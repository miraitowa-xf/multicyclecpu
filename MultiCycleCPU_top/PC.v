==> flow/design.v <==
`timescale 1ns / 1ps
module PC(
    input CLK, Reset, PCWre,
    input [1:0] PCSrc, 
    input signed [15:0] Immediate,    
    input [31:0] dataFromRs,    
    input [31:0] JumpPC,    
    output reg signed [31:0] Address,    
    output reg [31:0] nextPC,
    output [31:0] PC_add_4,    
    output [3:0] PC4    
 );
 always @(*) begin
     if(PCSrc==2'b11)   
         nextPC = JumpPC;
     else if(PCSrc==2'b01)   
         nextPC = Address + 4 + (Immediate << 2);
     else if(PCSrc==2'b10)   
         nextPC = dataFromRs;
     else nextPC = Address+4;
 end
 assign PC_add_4 = Address + 4;
 assign PC4 = Address[31:28];
always @(posedge CLK or negedge Reset) begin     
    if(Reset == 0)
        Address = 0;
    else if(PCWre) begin 
        if(PCSrc==2'b11)   
            Address <= JumpPC;
        else if(PCSrc==2'b01)   
            Address <= Address + 4 + (Immediate << 2);
        else if(PCSrc==2'b10)   
            Address <= dataFromRs;
        else Address = Address+4; 
    end
 end
 endmodule
-- From RTL to reports: PC
What the tools print for PC, step after step.
Lines are those of the file above, counted from 1.
Operators: Yosys type, input widths -> output width; for muxes data width and select width s.
Library cell names are shortened.
A cell with n/a has no value.
- top: PC
- clock input: CLK
- standard-cell library: sky130hd
- corner: tt_025C_1v80

-- After elaboration
Counts by Yosys on the flattened word-level netlist (proc, flatten, opt, wreduce; memories kept). Register bits leave out memories and registers merged into their read ports (data or address); mux counts leave out enables and synchronous resets folded into registers. Print and check cells are left out. Cells with the same type and inputs are merged into one.
- output and inout bits: 100
- noted bits of input ports: 85
- bits in registers at 32
- cells after elaboration: 9
- noted multiplexer cells: 3
- add/subtract/negate cells: 2
- noted eq/ne operators: 3
- operators by type and width (cell ; count):
    $mux 32 ; 3
    $add 32x18->32 ; 1
    $add 32x4->32 const B ; 1
    $eq 2x2->1 const B ; 2
    $eq 2x1->1 const B ; 1

-- Logic depth
Yosys ltp: most cells in a row. Word level: on the elaborated netlist, between registers, memories and ports. Mapped: between sequential cells and ports; inverters and the memories' decode and read muxes count.
- word-level depth: 4
- noted ABC_AREA: 0
- noted depth in mapped cells: 16
- mapped depth without buffers at 15

-- Mapped cells and area
Yosys stat after the flow's synthesis: flattened, memories mapped to cells. It holds for the ABC_AREA given above (unset counts as 0); a run with the other value may have another netlist.
The area totals of this step are shown rounded.
- cell area after synthesis: 4300 um2
- noted mapped cells: 474
- flip-flop cells at 32
- noted area of sequential cells: 800 um2
- cell types (cell type ; count ; area in all (um2)):
    dfrtp_1 ; 32 ; 800.768
    mux4_2 ; 22 ; 495.475
    ha_1 ; 36 ; 450.432
    mux2_2 ; 26 ; 292.781
    xnor2_1 ; 26 ; 227.718
    xor2_1 ; 20 ; 175.168
    a21oi_1 ; 32 ; 160.154
    a21o_1 ; 18 ; 135.13
    nand2_1 ; 36 ; 135.13
    nor2_1 ; 32 ; 120.115
    mux2i_1 ; 11 ; 110.106
    o21ai_0 ; 21 ; 105.101
    and4_1 ; 11 ; 96.342
    nand3_1 ; 15 ; 75.072
    nand4_1 ; 10 ; 62.56
    a211oi_1 ; 8 ; 60.058
    clkbuf_1 ; 14 ; 52.55
    buf_4 ; 6 ; 45.043
Not listed: further types 45, cells in them 98.

-- Worst setup path after synthesis
Path of least setup slack by OpenSTA after synthesis, without wires, with an ideal clock, recovery checks aside; 20% of the period is set as input and as output delay. Where synthesis merged equal registers, the netlist keeps one of their names.
- path type: register -> output
- from: register Address[8]
- to: output port nextPC[29]
- data arrival time: 3.745 ns
- buffers on the path: 2
- stages on the path: 16
- path delay at 3.745 ns
- launch time at the first pin at 0.000 ns
- required time at 4.304 ns
- noted external output delay: 1.076 ns
- noted path slack: 0.559 ns
- period: 5.38 ns
- synthesis period reached at 4.821 ns
"path delay" = arrival - input delay + setup time.
At an output port there is no setup time.
"stages on the path": output pins that drive a net of the path, with the launching flip-flop's if there is one; two outputs of one cell count as two.
"synthesis period reached" is the clock period less the worst setup slack; recovery checks do not enter. This is arithmetic on one report: input and output delays are still those of the set period (20% each).
The rows between start and end are the longest chain of elaborated cells between them; the timing report does not say that the signal goes this way. Where chains are equally long, one stands for them.
A line is the first line of the expression or statement that the cell stems from. Yosys adds cells for indexed reads and writes and turns some case tables into memories.
At most two assigning lines are given for a register; there are more.
- cell sequence: dfrtp_1 nand4_2 or4_1 buf_2 nor2_1 xnor2_1 ha_1 clkbuf_1 nand2_1 o21ai_0 nor2b_1 a211oi_1 a21oi_1 o311ai_0 mux2i_1 nor2_1
- length of the longest elaborated chain: 4
- RTL lines, path post-synthesis (what ; RTL line ; RTL):
    from (decl) ; 8 ; output reg signed [31:0] Address,
    from (assign) ; 29 ; Address <= JumpPC;
    from (assign) ; 31 ; Address <= Address + 4 + (Immediate << 2);
    $add 32x4->32 ; 17 ; nextPC = Address + 4 + (Immediate << 2);
    $add 32x18->32 ; 17 ;
    $mux 32 ; 16 ; else if(PCSrc==2'b01)
    $mux 32 ; 14 ; if(PCSrc==2'b11)
    to (decl) ; 9 ; output reg [31:0] nextPC,
Some nets on the timed path still bear RTL names; the line given drives or declares the net.
- nets with RTL names, path post-synthesis (net ; RTL line ; RTL):
    PC_add_4[15] ; 22 ; assign PC_add_4 = Address + 4;

-- Worst path after layout
Path of least setup slack in the final report of record 2 (OpenROAD, finished layout, wires in). Where an end is a register, its clock arrival counts in the times.
- path type: input -> output
- from: input port Immediate[8]
- to: output port nextPC[23]
- buffers on the path: 3
- noted path slack: 0.29 ns
- required time at 4.38 ns
- launch time at the first pin at 1.09 ns
- stages on the path: 11
- data arrival time: 4.08 ns
- period: 5.47 ns
- noted external output delay: 1.09 ns
The rows between start and end are the longest chain of elaborated cells between them; the timing report does not say that the signal goes this way. Where chains are equally long, one stands for them.
- cell sequence: clkdlybuf4s50_1 ha_4 a21oi_1 o21a_2 nor2b_2 a211oi_2 buf_4 a41o_1 xor2_1 mux4_2 buf_6
- length of the longest elaborated chain: 3
- RTL lines, path after layout (what ; RTL line ; RTL):
    from (decl) ; 5 ; input signed [15:0] Immediate,
    $add 32x18->32 ; 17 ; nextPC = Address + 4 + (Immediate << 2);
    $mux 32 ; 16 ; else if(PCSrc==2'b01)
    $mux 32 ; 14 ; if(PCSrc==2'b11)
    to (decl) ; 9 ; output reg [31:0] nextPC,

Record of 2 stored runs of the RTL-to-layout flow on PC, platform sky130hd. The runs are unordered. Constraints: input delay and output delay 20% of the set period each, output load 0.01 pF.
By "allowed time less slack (worst setup path)" is meant the share of the clock period that the worst setup path is allowed (20% is reserved at inputs, 20% at outputs), minus its slack. Clock arrival times at its registers enter into it.
By "power consumption" is meant OpenSTA's value without simulated activity: inputs other than the clock are taken to toggle once in ten clock periods, and the tool carries that through the logic.
The measured numbers are rounded.

Record 1
Settings were period_ns = 4.42; CORE_UTILIZATION = 41; SETUP_SLACK_MARGIN = 0.78; PLACE_DENSITY_LB_ADDON = 0.16; GPL_TIMING_DRIVEN = 1; CAP_MARGIN = 30; MAX_ROUTING_LAYER = met5; CORE_MARGIN = 2; SLEW_MARGIN = 20
- did not finish, routing stopped with ODB-0269

Record 2
Settings were period_ns = 5.47; SETUP_SLACK_MARGIN = 1.63; CAP_MARGIN = 20; CORE_MARGIN = 2; CORE_UTILIZATION = 40; SLEW_MARGIN = 20
- noted the post-synthesis cell area: 4300 um2
- noted the standard-cell area of the final layout: 9200 um2
- noted the power consumption: 5300 µW
- noted the allowed time less slack (worst setup path): 2.99 ns
- critical path type: input -> output
- worst slack on setup checks: 0.29 ns
- noted the post-layout utilization: 0.88
- area inside the die boundary: 12000 um2
